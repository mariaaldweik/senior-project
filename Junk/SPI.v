==> flow/design.v <==
module SPI(
	input clk,
	input load,
	input [15:0] in,
	output [15:0] out,
	output  CSX,
	output SDO,
	input SDI,
	output SCK
);
wire w0=1;
reg wCSX=1;
	  reg[4:0] bits=0;
           wire busy=|bits;
	 assign SCK= busy&~bits[0];
	always @(posedge clk)
		bits <= (load&~in[8])?1:((bits==16)?0:(busy?bits+1:0));
	reg [7:0] shift=0;
	assign out = {busy,7'd0,shift};
	reg miso_s;
	always @(posedge clk)
		miso_s <= SDI;
	always @(posedge clk)
		shift <= load?in[7:0]:(~SCK?shift:{shift[6:0],miso_s});
	always @(posedge clk)
		 wCSX<=load?in[8]:wCSX;
	assign CSX=wCSX;
	assign SDO=shift[7];	
endmodule
# Step by step through the tools: SPI
# The steps from the RTL of SPI to its reports follow in flow order.
# Lines are those of the file above, counted from 1.
# Operators: Yosys type, input widths -> output width; for muxes data width and select width s.
# Cell names lack the library's common part.
# The mark n/a stands for no value.
[inputs] top="SPI" clock="clk" cell_library="sky130hd" pvt_corner="tt_025C_1v80"

# Word-level counts
# Yosys after proc, flatten, opt, wreduce and memory -nomap, before mapping. Memory bits, and registers merged into a memory's read port (data or address), are not among the register bits. Print and check cells are not counted. Equal cells are merged and count once.
[op_classes] addsub=1 n_mul=0 div=0 cmp=0 eq_ne=1 shifts=0 muxes=4 n_logic=5 reduce_and_logical=3
[ops] operator="$mux 8" count=2
[ops] operator="$add 5x1->5 const B" count=1
[ops] operator="$eq 5x5->1 const B" count=1
[ops] operator="$reduce_or 5->1" count=1
[ops] operator="$not 1->1" count=3
[ops] operator="$reduce_or 3->1" count=1
[ops] operator="$and 1x1->1" count=2
[ops] operator="$reduce_bool 2->1" count=1
[ops] operator="$mux 1" count=2
[word_totals] ff_bits=15 latch_bits=0 ramBits=0 romBits=0 clocked_rd_ports_x_width=0 memories=0 out_inout_bits=19

# Depth
# Yosys ltp: most cells in a row. Word level: on the elaborated netlist, between registers, memories and ports. Mapped: between sequential cells and ports; inverters and the memories' decode and read muxes count.
[logic_depth] word_depth=4 ABC_AREA=0 depth_mapped=5

# Netlist
# Yosys stat after the flow's synthesis: flattened, memories mapped to cells. It holds for the ABC_AREA given above (unset counts as 0); a run with the other value may have another netlist.
[by_type] type="edfxtp_1" count=9 area_total_um2=270.259
[by_type] type="dfxtp_1" count=6 area_total_um2=120.115
[by_type] type="mux2_2" count=7 area_total_um2=78.826
[by_type] type="buf_4" count=9 area_total_um2=67.565
[by_type] type="ha_1" count=2 area_total_um2=25.024
[by_type] type="nor3b_4" count=1 area_total_um2=18.768
[by_type] type="nand2b_1" count=2 area_total_um2=12.512
[by_type] type="inv_1" count=3 area_total_um2=11.261
[by_type] type="mux2_1" count=1 area_total_um2=11.261
[by_type] type="nand2_1" count=3 area_total_um2=11.261
[by_type] type="mux2i_1" count=1 area_total_um2=10.01
[by_type] type="a21oi_2" count=1 area_total_um2=8.758
[by_type] type="nor2b_2" count=1 area_total_um2=8.758
[by_type] type="xor2_1" count=1 area_total_um2=8.758
[by_type] type="nand3b_1" count=1 area_total_um2=7.507
[by_type] type="nor2_1" count=2 area_total_um2=7.507
[by_type] type="nor3b_1" count=1 area_total_um2=7.507
[by_type] type="o21bai_1" count=1 area_total_um2=7.507
# Not listed: further types 6, cells in them 6.
[mapped] cells=58 yosys_area_mm2=0.0007244 seq_area_mm2=0.0003904 ffs=15

# Timing after synthesis
# Path of least setup slack by OpenSTA after synthesis, without wires, with an ideal clock, recovery checks aside; 20% of the period is set as input and as output delay. Where synthesis merged equal registers, the netlist keeps one of their names.
[synth_path] kind="flip-flop to flip-flop" startpoint="register bits[0]" endpoint="register shift[0]" period_ns=2.39 setup_time_ns=0.329 launch_ns=0.000 arrival_ns=1.259 required_time_ns=2.061 setup_slack_ns=0.802 path_delay_ns=1.588 stages=6 n_path_buf=0 synth_period_reached_ns=1.588
# "path_delay_ns" is the arrival time less input delay plus setup time.
# "stages" counts driving pins, that of a launching flip-flop among them; a cell with two outputs on the path counts twice.
# "synth_period_reached_ns" is the clock period less the worst setup slack; recovery checks do not enter. This is arithmetic on one report: input and output delays are still those of the set period (20% each).
# Between the ends stands the longest chain of elaborated cells between them, by number of cells; it is not shown to be the way that was timed. Of several equally long chains one is given.
# Each line given opens the expression or statement behind the cell; cells for indexed reads and writes are added by Yosys, which also makes memories of some case tables.
# Only ways into the end's enable, where the timed path ends, are counted here.
[synth_between] path_cell_list="dfxtp_1 > inv_1 > ha_1 > nor3b_4 > a21oi_2 > or2_1" elab_chain_len=3 cells_between=4 cone_lines=2 classes_between="2 x logic; 2 x reduce/logical"
[synth_rtl] element="from (decl)" line_no=13 rtl="reg[4:0] bits=0;"
[synth_rtl] element="from (assign)" line_no=17 rtl="bits <= (load&~in[8])?1:((bits==16)?0:(busy?bits+1:0));"
[synth_rtl] element="$reduce_or 5->1" line_no=14 rtl="wire busy=|bits;"
[synth_rtl] element="$and 1x1->1" line_no=15 rtl="assign SCK= busy&~bits[0];"
[synth_rtl] element="$reduce_bool 2->1"
[synth_rtl] element="to (assign)" line_no=24 rtl="shift <= load?in[7:0]:(~SCK?shift:{shift[6:0],miso_s});"
[synth_rtl] element="to (decl)" line_no=18 rtl="reg [7:0] shift=0;"
# Some nets on the timed path still bear RTL names; the line given drives or declares the net.
[synth_named_nets] signal="SCK" line_no=15

# Path in the finished layout
# From the final timing report of job 2: the path of least setup slack in the routed layout; clock arrival at registers is part of the times.
[layout_path] kind="flip-flop to output port" startpoint="register bits[1]" endpoint="output SCK" period_ns=1.67 output_delay_ns=0.33 launch_ns=0.30 arrival_ns=1.42 required_time_ns=1.34 setup_slack_ns=-0.09 stages=7 n_path_buf=2
# Between the ends stands the longest chain of elaborated cells between them, by number of cells; it is not shown to be the way that was timed. Of several equally long chains one is given.
[layout_between] path_cell_list="dfxtp_2 > inv_2 > ha_4 > nor3b_4 > buf_6 > a21oi_4 > buf_6" elab_chain_len=2 cells_between=2 cone_lines=2 classes_between="1 x logic; 1 x reduce/logical"
[layout_rtl] element="from (decl)" line_no=13 rtl="reg[4:0] bits=0;"
[layout_rtl] element="from (assign)" line_no=17 rtl="bits <= (load&~in[8])?1:((bits==16)?0:(busy?bits+1:0));"
[layout_rtl] element="$reduce_or 5->1" line_no=14 rtl="wire busy=|bits;"
[layout_rtl] element="$and 1x1->1" line_no=15 rtl="assign SCK= busy&~bits[0];"
[layout_rtl] element="to (decl)" line_no=9 rtl="output SCK"

# Measured data: module SPI, platform sky130hd, 2 stored runs of the flow under differing settings, order arbitrary. Input and output delays are each 20% of the period that was set; the output load is 0.01 pF.
# "period_reached_ns" means the clock period less the worst setup slack. The figure is calculated, with input and output delays left at 20% of the set period.
# "worst_path_time_ns": the worst setup path's part of the clock period (all of it between registers, 20% less for each end at a port) less its slack. A launch clock that arrives late makes it longer, a capture clock that arrives late makes it shorter.
# "final_power_w" rests on the timing tool's default activity at the inputs, not on a simulated workload.
run="job 1" settings period_ns=2.32 CORE_UTILIZATION=65 PLACE_DENSITY=0.74 CORE_MARGIN=6 CELL_PAD_IN_SITES_GLOBAL_PLACEMENT=2 CELL_PAD_IN_SITES_DETAIL_PLACEMENT=1 TNS_END_PERCENT=15 GPL_TIMING_DRIVEN=1 CTS_CLUSTER_DIAMETER=166 MIN_ROUTING_LAYER="met1" CAP_MARGIN=20 SLEW_MARGIN=20
run="job 1" outcome="no final report: placement broke off with GPL-0301"
run="job 2" settings period_ns=1.67 CORE_UTILIZATION=63 CAP_MARGIN=20 CORE_MARGIN=2 SLEW_MARGIN=20
run="job 2" results finalUtil_pct=96.1 timing.hold.ws_ns=0.486 synth_chip_area_mm2=0.0007244 period_reached_ns=1.757 worst_path_time_ns=1.42 worst_path_kind="flip-flop to output port" total_die_area_mm2=0.0014372 final_power_w=0.001771 layout_stdcell_area_mm2=0.0010535 setupTns_ns=-0.087 setup_worst_slack_ns=-0.087
